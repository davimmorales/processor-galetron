==> flow/design.v <==
module tucanos_watchdog(
clock                  ,    
opcode                  ,    
program_counter         ,    
mux_system_instruction  ,    
state_register          ,    
jump_enabler                  
);
parameter DATA_WIDTH = 32;
input                       clock;
input   [5:0]               opcode;
input   [11:0]              program_counter;
input                       mux_system_instruction;
output reg  [DATA_WIDTH-1:0]    state_register = {DATA_WIDTH{1'b0}};
output wire                     jump_enabler;
localparam STATE_WIDTH = 2;
localparam COUNTER_WIDTH = 4;
localparam MAX_QUANTUM = 7;
localparam  [5:0]  HLT = 6'b011100;
localparam  [5:0]  PREIO = 6'b011110;
localparam  [11:0]    OPERATING_SYSTEM_BEGIN_ADDR = 12'd256;
localparam  BIOS = 1'b0;
localparam  [DATA_WIDTH-1:0] DISABLED = 32'd0;
localparam  [DATA_WIDTH-1:0] INDEX_ONE = 32'd1;
localparam  [DATA_WIDTH-1:0] INDEX_TWO = 32'd2;
localparam  [DATA_WIDTH-1:0] INDEX_THREE = 32'd3;
localparam  [DATA_WIDTH-1:0] WAIT_ENABLE = 32'd4;
localparam  [DATA_WIDTH-1:0] HALT_ENABLE = 32'd5;
reg  [DATA_WIDTH-1:0] PROCESS_INDEX = 32'd0;
localparam  [STATE_WIDTH-1:0]   COUNTING    = 2'b00;
localparam  [STATE_WIDTH-1:0]   WAIT        = 2'b01;
localparam  [STATE_WIDTH-1:0]   HALT        = 2'b10;
localparam  [STATE_WIDTH-1:0]   CHANGE      = 2'b11;
reg         [STATE_WIDTH-1:0]   STATE;
reg         [COUNTER_WIDTH-1:0] COUNTER;
always @ (negedge clock) begin
    if ((mux_system_instruction != BIOS) && (program_counter < OPERATING_SYSTEM_BEGIN_ADDR)) begin
      case (STATE)
            COUNTING: begin
                case (opcode)
                    PREIO: begin
                        STATE <= WAIT;
                        COUNTER <= {COUNTER_WIDTH{1'b0}};
                        state_register <= WAIT_ENABLE;
                        PROCESS_INDEX <= PROCESS_INDEX;
                    end
                    HLT: begin
                        STATE <= HALT;
                        COUNTER <= {COUNTER_WIDTH{1'b0}};
                        state_register <= HALT_ENABLE;
                        PROCESS_INDEX <= PROCESS_INDEX;
                    end
                    default: begin
                        if (COUNTER >= MAX_QUANTUM) begin
                            STATE <= CHANGE;
                            COUNTER <= {COUNTER_WIDTH{1'b0}};
                            case (PROCESS_INDEX)
                                INDEX_ONE: begin
                                    state_register <= INDEX_TWO;
                                    PROCESS_INDEX <= INDEX_TWO;
                                end
                                INDEX_TWO: begin
                                    state_register <= INDEX_THREE;
                                    PROCESS_INDEX <= INDEX_THREE;
                                end
                                INDEX_THREE: begin
                                    state_register <= INDEX_ONE;
                                    PROCESS_INDEX <= INDEX_ONE;
                                end
                                default: begin
                                    state_register <= INDEX_ONE;
                                    PROCESS_INDEX <= INDEX_ONE;
                                end
                            endcase
                        end else begin
                            STATE <= COUNTING;
                            COUNTER <= COUNTER + 1'b1;
                            state_register <= DISABLED;
                            PROCESS_INDEX <= PROCESS_INDEX;
                        end
                    end
                endcase
            end
            default: begin
                STATE <= COUNTING;
                COUNTER <= {COUNTER_WIDTH{1'b0}};
                state_register <= state_register;
                PROCESS_INDEX <= PROCESS_INDEX;
            end
        endcase
      end else begin
        STATE <= COUNTING;
        COUNTER <= {COUNTER_WIDTH{1'b0}};
        state_register <= state_register;
        PROCESS_INDEX <= PROCESS_INDEX;
        end
      end
assign jump_enabler = (STATE != COUNTING) ? 1'b1 : 1'b0;
endmodule
# [Reports on tucanos_watchdog]
# Tool output for the design above, in the order of the flow.
# Line numbers count from 1 in the design file above.
# Operators: Yosys type, input widths -> output width; for muxes data width and select width s.
# Not given: --
[design] top_module="tucanos_watchdog" clk_port="clock" cell_library="sky130hd" lib_corner="tt_025C_1v80"

# [Word level]
# Source: Yosys, flattened and elaborated, memories not mapped. Widths are those after wreduce. Registers that Yosys merges into a memory's read port (data or address) are not register bits. Print and check cells do not count. Equal cells are merged and count once.
[word_totals] reg_bits=70 in_bits=20 output_inout_bits=33 word_cells=27
[classes] add_sub_neg=1 cmp=2 eq_ne=4 mux=6 n_logic=3 n_reduce_logical=7
[ops] op="$eq 32x1->1 const B" count=1
[ops] op="$eq 32x2->1 const B" count=1
[ops] op="$lt 12x9->1 const B" count=1
[ops] op="$eq 6x5->1 const B" count=2
[ops] op="$pmux 2 s2" count=2
[ops] op="$pmux 3 s2" count=1
[ops] op="$reduce_or 5->1" count=1
[ops] op="$add 4x1->4 const B" count=1
[ops] op="$ge 4x3->1 const B" count=1
[ops] op="$reduce_and 4->1" count=1
[ops] op="$mux 2" count=2
[ops] op="$not 1->1" count=3
[ops] op="$logic_not 2->1" count=1
[ops] op="$reduce_and 2->1" count=1
[ops] op="$reduce_bool 2->1" count=1
[ops] op="$reduce_or 2->1" count=1
[ops] op="$logic_and 1x1->1" count=1
[ops] op="$mux 1" count=1

# [Longest topological paths]
# Depth = most cells in a row (Yosys ltp): at word level without a register or memory, in the mapped netlist without a sequential cell, where the memories' decode and read muxes count.
[depth] ltp_word=4 abc_area=0 depth_mapped=4 depth_no_buf=4

# [Mapped cells and area]
# The flow's flattened synthesis, as Yosys stat reports it; memories are mapped. The netlist is that of the ABC_AREA named above (0 if unset); the other value can give another one.
# The area totals of this step are shown rounded.
[types] cell_type="sky130_fd_sc_hd__buf_4" count=29 area_total_um2=217.709
[types] cell_type="sky130_fd_sc_hd__edfxtp_1" count=5 area_total_um2=150.144
[types] cell_type="sky130_fd_sc_hd__dfxtp_1" count=6 area_total_um2=120.115
[types] cell_type="sky130_fd_sc_hd__ha_1" count=2 area_total_um2=25.024
[types] cell_type="sky130_fd_sc_hd__nand4b_4" count=1 area_total_um2=23.773
[types] cell_type="sky130_fd_sc_hd__nor4b_4" count=1 area_total_um2=23.773
[types] cell_type="sky130_fd_sc_hd__nor3_1" count=4 area_total_um2=20.019
[types] cell_type="sky130_fd_sc_hd__inv_1" count=5 area_total_um2=18.768
[types] cell_type="sky130_fd_sc_hd__nor3b_1" count=2 area_total_um2=15.014
[types] cell_type="sky130_fd_sc_hd__nor3b_2" count=1 area_total_um2=12.512
[types] cell_type="sky130_fd_sc_hd__nor2_1" count=3 area_total_um2=11.261
[types] cell_type="sky130_fd_sc_hd__nor3_2" count=1 area_total_um2=10.01
[types] cell_type="sky130_fd_sc_hd__a21oi_2" count=1 area_total_um2=8.758
[types] cell_type="sky130_fd_sc_hd__and3b_1" count=1 area_total_um2=8.758
[types] cell_type="sky130_fd_sc_hd__o211ai_1" count=1 area_total_um2=7.507
[types] cell_type="sky130_fd_sc_hd__o31ai_1" count=1 area_total_um2=7.507
[types] cell_type="sky130_fd_sc_hd__nand2_2" count=1 area_total_um2=6.256
[types] cell_type="sky130_fd_sc_hd__or2_2" count=1 area_total_um2=6.256
# Not listed: further types 5, cells in them 5.
[synth_totals] cell_count=71 mapped_area_mm2=0.000717 seq_area_mm2=0.00027 flip_flops=11 buf_cells=29

Wiki page: tucanos_watchdog / flow data

Measured results for tucanos_watchdog: 2 stored runs of the Yosys and OpenROAD flow on sky130hd. The settings differ; the order carries no meaning. The constraints put input and output delay at 20% of the set period each and load the outputs with 0.01 pF.
Values from the reports are rounded here.

[flow] stored run 1: files
==> flow/run.sh <==
#!/bin/bash
# the make line also repeats the synthesis and layout settings of config.mk as NAME=value (left out here)
make -C /OpenROAD-flow-scripts/flow DESIGN_CONFIG=/design/flow/config.mk WORK_HOME=/design/flow/orfs CLKGATE_MAP_FILE= finish
==> flow/config.mk <==
export PLATFORM = sky130hd
export DESIGN_NAME = tucanos_watchdog
export DESIGN_NICKNAME = tucanos_watchdog
export VERILOG_FILES = /design/flow/design.v
export SDC_FILE = /design/flow/constraint.sdc
export NUM_CORES = 4
export LEC_CHECK = 0
export CAP_MARGIN = 40
export CORE_MARGIN = 2
export CORE_UTILIZATION = 17
export CTS_CLUSTER_DIAMETER = 64
export PLACE_DENSITY = 0.69
export SETUP_SLACK_MARGIN = -0.02
export SLEW_MARGIN = 5
==> flow/constraint.sdc <==
create_clock -name core_clock -period 2.93 [get_ports {clock}]
set_input_delay 0.5860 -clock core_clock [delete_from_list [all_inputs] [get_ports {clock}]]
set_output_delay 0.5860 -clock core_clock [all_outputs]
set_load 0.01 [all_outputs]

[flow] stored run 1: metrics
[metrics] layout_stdcell_area_mm2 = 0.00098
[metrics] hold_worst_slack_ns = 0.450
[metrics] die_mm2 = 0.00475
[metrics] timing.setup.tns_ns = -0.081
[metrics] setup_ws_ns = -0.081
[metrics] synthesis_area_mm2 = 0.000717

[flow] stored run 2: files
==> flow/run.sh <==
#!/bin/bash
# the make line also repeats the synthesis and layout settings of config.mk as NAME=value (left out here)
make -C /OpenROAD-flow-scripts/flow DESIGN_CONFIG=/design/flow/config.mk WORK_HOME=/design/flow/orfs CLKGATE_MAP_FILE= finish
==> flow/config.mk <==
export PLATFORM = sky130hd
export DESIGN_NAME = tucanos_watchdog
export DESIGN_NICKNAME = tucanos_watchdog
export VERILOG_FILES = /design/flow/design.v
export SDC_FILE = /design/flow/constraint.sdc
export NUM_CORES = 4
export LEC_CHECK = 0
export CAP_MARGIN = 15
export CORE_ASPECT_RATIO = 1.13
export CORE_MARGIN = 6
export CORE_UTILIZATION = 61
export CTS_CLUSTER_DIAMETER = 145
export GPL_ROUTABILITY_DRIVEN = 1
export HOLD_SLACK_MARGIN = 0.13
export PLACE_DENSITY = 0.61
export SETUP_SLACK_MARGIN = -0.04
export SLEW_MARGIN = 40
export TNS_END_PERCENT = 25
==> flow/constraint.sdc <==
create_clock -name core_clock -period 4.84 [get_ports {clock}]
set_input_delay 0.9680 -clock core_clock [delete_from_list [all_inputs] [get_ports {clock}]]
set_output_delay 0.9680 -clock core_clock [all_outputs]
set_load 0.01 [all_outputs]

[flow] stored run 2: metrics
[metrics] synthesis_area_mm2 = 0.000717
[metrics] die_mm2 = 0.00214
[metrics] setup_ws_ns = 0.029
[metrics] layout_stdcell_area_mm2 = 0.000877
[metrics] hold_worst_slack_ns = 0.454
[metrics] timing.setup.tns_ns = 0.000
